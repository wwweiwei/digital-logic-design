==> flow/design.v <==
module BON(clk , rst , start , data , en , addr , flag , fin , result);
    parameter datawidth = 10;
    parameter memwidth = 10;
	parameter swidth = 4;
    input clk , rst , start;
    input [datawidth - 1  : 0] data;
    output en , flag , fin;
    output [memwidth - 1 : 0] addr , result;   
	reg [swidth - 1   : 0] state , next_state;
    reg [memwidth - 1   : 0] num , next_num;
    reg [memwidth - 1 : 0] leng , next_leng;
    reg [datawidth - 1 : 0] ans , next_ans;
    always@(posedge rst or posedge clk)begin 
        if(rst == 1'b1)begin  
            state <= 4'hz;
            num <= 'd1023;
            leng <= 'd0;
            ans <= 'd0;
        end
        else begin
            state <= next_state;
            num <= next_num;  
            leng <= next_leng;   
            ans <= next_ans;   
        end
    end
    always@(negedge clk)begin
        next_num = num + 'd1;
        next_leng = leng;
        next_ans = ans;
        next_state = state;
		case(state)
			4'hz:  begin
			    next_state = (start == 1'b1)? 4'b0000 : 4'hz;
                next_num = (start == 1'b1)? 10'd0 : 10'd1023;  
                next_leng = (start == 1'b1)? data : leng; 
			end
			4'b0000: begin
					next_state = data[0] ? 4'b0001 : 4'b0000;
			end
			4'b0001: begin
					next_state = data[0] ? 4'b0001 : 4'b0010;
			end
			4'b0010: begin
					next_state = data[0] ? 4'b0011 : 4'b0000;
			end
			4'b0011: begin
					next_state = data[0] ? 4'b0001 : 4'b0100;
			end
			4'b0100: begin
					next_state = data[0] ? 4'b0011 : 4'b0101;
			end
			4'b0101: begin
					next_state = data[0] ? 4'b0110 : 4'b0000;
			end
			4'b0110: next_state = data[0] ? 4'b0111 : 4'b0100;
			4'b0111: begin
					next_state = data[0] ? 4'b0001: 4'b1000;
			end
			4'b1000: begin
					next_state = data[0] ? 4'b1001: 4'b0000;
			end
			4'b1001: begin
					next_state = data[0] ? 4'b0001: 4'b1010;
			end
			4'b1010: next_state = data[0] ? 4'b0011: 4'b1011;
			4'b1011: begin
					next_state = data[0] ? 4'b1100: 4'b0000;
			end
			4'b1100:  begin
					next_state = data[0] ? 4'b1101: 4'b1010;
					next_ans = (next_state == 4'b1101 )  ?  ans+1 : ans ;
			end		
			4'b1101: begin
				next_state = data[0] ? 4'b0001: 4'b1000;
			end
		endcase
    end
    assign en = 1'b1;
    assign addr = num;
    assign fin = (start == 1'b1 && num == leng)? 1'b1 : 1'b0;
    assign result = (fin == 1'b1)? ans : 'd0;
	assign flag = ( next_state == 4'b1101)? 1'b1 : 1'b0; 
endmodule
From RTL to reports: BON
Tool output for the design above, in the order of the flow.
Lines are those of the file above, counted from 1.
Operators: Yosys type, input widths -> output width; for muxes data width and select width s.
A cell with -- has no value.
- design top: BON
- clock port: clk
- cell library: sky130hd
- library corner: tt_025C_1v80

After elaboration
Yosys after proc, flatten, opt, wreduce and memory -nomap, before mapping. Enables and synchronous resets that opt folds into registers are not counted as muxes. Memory bits, and registers merged into a memory's read port (data or address), are not among the register bits. Print and check cells are not counted. Equal cells are merged and count once.
- noted input port bits: 13
- cells after elaboration at 22
- noted register bits after elaboration: 68
- mux-type cells at 10
- noted reduce/logical cells: 1
- noted eq/ne operators: 3
- operators by type and width (operator ; number):
    $mux 10 ; 6
    $eq 10x10->1 ; 1
    $eq 4x4->1 const B ; 2
    $mux 4 ; 2
    $mux 1 ; 2
    $logic_and 1x1->1 ; 1

Depth
Yosys ltp: most cells in a row. Word level: on the elaborated netlist, between registers, memories and ports. Mapped: between sequential cells and ports; inverters and the memories' decode and read muxes count.
- word-level depth: 4
- ABC_AREA at 0
- noted gate-level depth with buffers: 4

Synthesis result
The flow's flattened synthesis, as Yosys stat reports it; memories are mapped. The netlist is that of the ABC_AREA named above (0 if unset); the other value can give another one.
The area totals of this step are shown rounded.
- cells by type (cell ; number):
    sky130_fd_sc_hd__dfrtp_1 ; 20
    sky130_fd_sc_hd__dfxtp_1 ; 21
    sky130_fd_sc_hd__mux2_2 ; 10
    sky130_fd_sc_hd__a21oi_2 ; 10
    sky130_fd_sc_hd__buf_4 ; 11
    sky130_fd_sc_hd__nand2_1 ; 10
    sky130_fd_sc_hd__dfstp_2 ; 1
    sky130_fd_sc_hd__nand4_1 ; 2
    sky130_fd_sc_hd__nor4_1 ; 2
    sky130_fd_sc_hd__buf_6 ; 1
    sky130_fd_sc_hd__inv_1 ; 3
    sky130_fd_sc_hd__or3_4 ; 1
    sky130_fd_sc_hd__buf_2 ; 2
    sky130_fd_sc_hd__nand3_1 ; 2
    sky130_fd_sc_hd__conb_1 ; 2
    sky130_fd_sc_hd__a21oi_1 ; 1
    sky130_fd_sc_hd__nor3_1 ; 1
    sky130_fd_sc_hd__clkbuf_1 ; 1
- flip-flops at 42
- cell count: 101
- synthesis area at 1368 um^2

FLOW RESULTS
============

Below are 2 stored runs of the flow (Yosys, OpenROAD; platform sky130hd) on BON, each with its settings and what was measured, unordered. Constraints: input delay and output delay 20% of the set period each, output load 0.01 pF.
"achieved clock period" is the run's clock period less its worst setup slack. It is reckoned from that one timing run; input and output delays stay at 20% of the period that was set.
"time used up by the worst setup path" is the time allowed to the run's worst setup path (the clock period less input and output delay, where it has them) less its slack. Clock arrival times count: a late capture clock shortens it, a late launch clock lengthens it.
"power" is the tool's figure for a default switching activity; nothing was simulated.
"time used up by the worst setup path" is known to 10 ps.
The results are shown rounded.

Run 1
Settings were period_ns = 3.37; CAP_MARGIN = 20; CORE_MARGIN = 2; CORE_UTILIZATION = 40; SLEW_MARGIN = 20
- Yosys chip area after synthesis at 1368 um^2
- noted the area inside the die boundary: 3902 um^2
- std-cell area (final layout): 1823 um^2
- noted the utilization after layout: 0.551
- setup slack of the critical path at 283 ps
- noted the total negative setup slack: 0 ps
- noted the power: 0.9398 mW
- noted the achieved clock period: 3087 ps
- noted the time used up by the worst setup path: 2410 ps
- critical path type: register to output

Run 2
Settings were period_ns = 1.62; CORE_UTILIZATION = 16; SETUP_SLACK_MARGIN = 0.06; PLACE_DENSITY_LB_ADDON = 0.24; CORE_MARGIN = 3; CELL_PAD_IN_SITES_DETAIL_PLACEMENT = 1; GPL_TIMING_DRIVEN = 1; CTS_CLUSTER_SIZE = 55; MAX_ROUTING_LAYER = met4; CAP_MARGIN = 20; SLEW_MARGIN = 20
- Yosys chip area after synthesis at 1368 um^2
- noted the area inside the die boundary: 9692 um^2
- std-cell area (final layout): 2300 um^2
- noted the utilization after layout: 0.278
- setup slack of the critical path at -556 ps
- noted the total negative setup slack: -6178 ps
- noted the power: 2.205 mW
- noted the achieved clock period: 2176 ps
- noted the time used up by the worst setup path: 1850 ps
- critical path type: register to output
