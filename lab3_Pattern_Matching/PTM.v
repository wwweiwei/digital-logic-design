==> flow/design.v <==
module PTM(clk , rst , start , data , en , addr , flag , fin , result);
    parameter datawidth = 10;
    parameter memwidth = 10;
	parameter swidth = 3;
    input clk , rst , start;
    input [datawidth - 1  : 0] data;
    output en , flag , fin;
    output [memwidth - 1 : 0] addr , result;   
	reg [swidth - 1   : 0] state , next_state;
    reg [memwidth - 1   : 0] num , next_num;
    reg [memwidth - 1 : 0] leng , next_leng;
    reg [datawidth - 1 : 0] ans , next_ans;
    always@(posedge rst or posedge clk)begin 
        if(rst == 1'b1)begin  
            state <= 3'hz;
            num <= 'd1023;
            leng <= 'd0;
            ans <= 'd0;
        end
        else begin
            state <= next_state;
            num <= next_num;  
            leng <= next_leng;   
            ans <= next_ans;   
        end
    end
    always@(negedge clk)begin
        next_num = num + 'd1;
        next_leng = leng;
        next_ans = ans;
        next_state = state;
		case(state)
			3'hz:  begin
			    next_state = (start == 1'b1)? 3'b000 : 3'hz;
                next_num = (start == 1'b1)? 10'd0 : 10'd1023;  
                next_leng = (start == 1'b1)? data : leng; 
			end
			3'b000: next_state = data[0] ? 3'b001 : 3'b000;
			3'b001: next_state = data[0] ? 3'b001 : 3'b010;
			3'b010: next_state = data[0] ? 3'b011 : 3'b000;
			3'b011: next_state = data[0] ? 3'b001 : 3'b100;
			3'b100: next_state = data[0] ? 3'b011 : 3'b101;
			3'b101: next_state = data[0] ? 3'b110 : 3'b000;
			3'b110: begin
				next_state = data[0] ? 3'b111 : 3'b100;
				next_ans = (next_state == 3'b111)? ans+1'b1 : ans;
			end
			3'b111: next_state = data[0] ? 3'b001: 3'b010;
		endcase
    end
    assign en = 1'b1;
    assign addr = num;
    assign fin = (start == 1'b1 && num == leng)? 1'b1 : 1'b0;
    assign result = (fin == 1'b1)? ans : 'd0;
	assign flag = (next_state == 3'b111)? 1'b1 : 1'b0; 
endmodule
## Reports on PTM

The steps from the RTL of PTM to its reports follow in flow order.
Lines are those of the file above, counted from 1.
The mark n/a stands for no value.

- Top module: PTM
- Clock input: clk
- Library: sky130hd
- Timing corner: tt_025C_1v80

## Word level

Yosys after proc, flatten, opt, wreduce and memory -nomap, before mapping. Enables and synchronous resets that opt folds into registers are not counted as muxes. Memory bits, and registers merged into a memory's read port (data or address), are not among the register bits. Print and check cells are not counted. Equal cells are merged and count once.

- Flip-flop bits (word level): 66
- Cells after elaboration: 22

- Eq/ne operators: 3
- Muxes and demuxes: 10
- Reduce/logical cells: 1

Operator list:

| kind | count |
|---|---|
| 10-bit 2-to-1 mux | 6 |
| 10-bit == test | 1 |
| 3-bit == test with constant B | 2 |
| 3-bit 2-to-1 mux | 2 |
| 1-bit 2-to-1 mux | 2 |
| 1-bit logical AND | 1 |

## Logic depth

Longest topological path by Yosys (ltp), each cell counted once; first at word level (registers and memories cut), then after technology mapping (sequential cells cut; the memories' decode and read muxes count).

- Depth in word-level cells: 4
- ABC_AREA: 0
- Depth in mapped cells: 4
- Gate-level depth less buffers: 3

## Netlist

Yosys stat after the flow's synthesis: flattened, memories mapped to cells. It holds for the ABC_AREA given above (unset counts as 0); a run with the other value may have another netlist.
The area totals of this step are shown rounded.

- Cell count: 101
- Cell area after synthesis: 1370 sq um
- Sequential area: 947 sq um
- Flip-flop cells: 42

Cell types:

| type | count | total area (sq um) |
|---|---|---|
| sky130_fd_sc_hd__dfrtp_1 | 20 | 500.48 |
| sky130_fd_sc_hd__dfxtp_1 | 21 | 420.403 |
| sky130_fd_sc_hd__mux2_2 | 10 | 112.608 |
| sky130_fd_sc_hd__a21oi_2 | 10 | 87.584 |
| sky130_fd_sc_hd__buf_4 | 11 | 82.579 |
| sky130_fd_sc_hd__nand2_1 | 10 | 37.536 |
| sky130_fd_sc_hd__dfstp_2 | 1 | 26.275 |
| sky130_fd_sc_hd__nand4_1 | 2 | 12.512 |
| sky130_fd_sc_hd__nor4_1 | 2 | 12.512 |
| sky130_fd_sc_hd__buf_6 | 1 | 11.261 |
| sky130_fd_sc_hd__inv_1 | 3 | 11.261 |
| sky130_fd_sc_hd__or3_4 | 1 | 11.261 |
| sky130_fd_sc_hd__buf_2 | 2 | 10.01 |
| sky130_fd_sc_hd__nand3_1 | 2 | 10.01 |
| sky130_fd_sc_hd__conb_1 | 2 | 7.507 |
| sky130_fd_sc_hd__a21oi_1 | 1 | 5.005 |
| sky130_fd_sc_hd__nor3_1 | 1 | 5.005 |
| sky130_fd_sc_hd__clkbuf_1 | 1 | 3.754 |

Subject: flow runs of PTM

Hi,

2 stored runs of PTM in the flow (synthesis by Yosys, layout by OpenROAD, sky130hd cells), in arbitrary order. Constraints: input delay and output delay 20% of the set period each, output load 0.01 pF.
Results are given in rounded form.
Settings: . = not set for that run.

| setting or result | entry A | entry B |
|---|---|---|
| period_ns | 2.53 | 1.63 |
| CORE_UTILIZATION | 24 | 47 |
| SETUP_SLACK_MARGIN | 0.09 | 0.04 |
| PLACE_DENSITY | 0.69 | 0.6 |
| CORE_MARGIN | 2 | 5 |
| TNS_END_PERCENT | 55 | . |
| ABC_AREA | 0 | 1 |
| GPL_TIMING_DRIVEN | 1 | . |
| GPL_ROUTABILITY_DRIVEN | 1 | 1 |
| CTS_CLUSTER_SIZE | 17 | . |
| CTS_CLUSTER_DIAMETER | 340 | . |
| SLEW_MARGIN | 35 | 35 |
| MAX_ROUTING_LAYER | met5 | met5 |
| CAP_MARGIN | 20 | 15 |
| CORE_ASPECT_RATIO | . | 0.72 |
| CELL_PAD_IN_SITES_DETAIL_PLACEMENT | . | 1 |
| MIN_ROUTING_LAYER | . | met2 |
| worst slack on setup checks (ns) | 0.174 | -0.560 |
| chip area after synthesis (Yosys) (sq um) | 1370 | 1360 |
| utilization in the final report | 0.347 | 0.735 |
| area of the die (sq um) | 6320 | 4090 |
| total negative slack on setup checks (ns) | 0.000 | -6.47 |

Regards
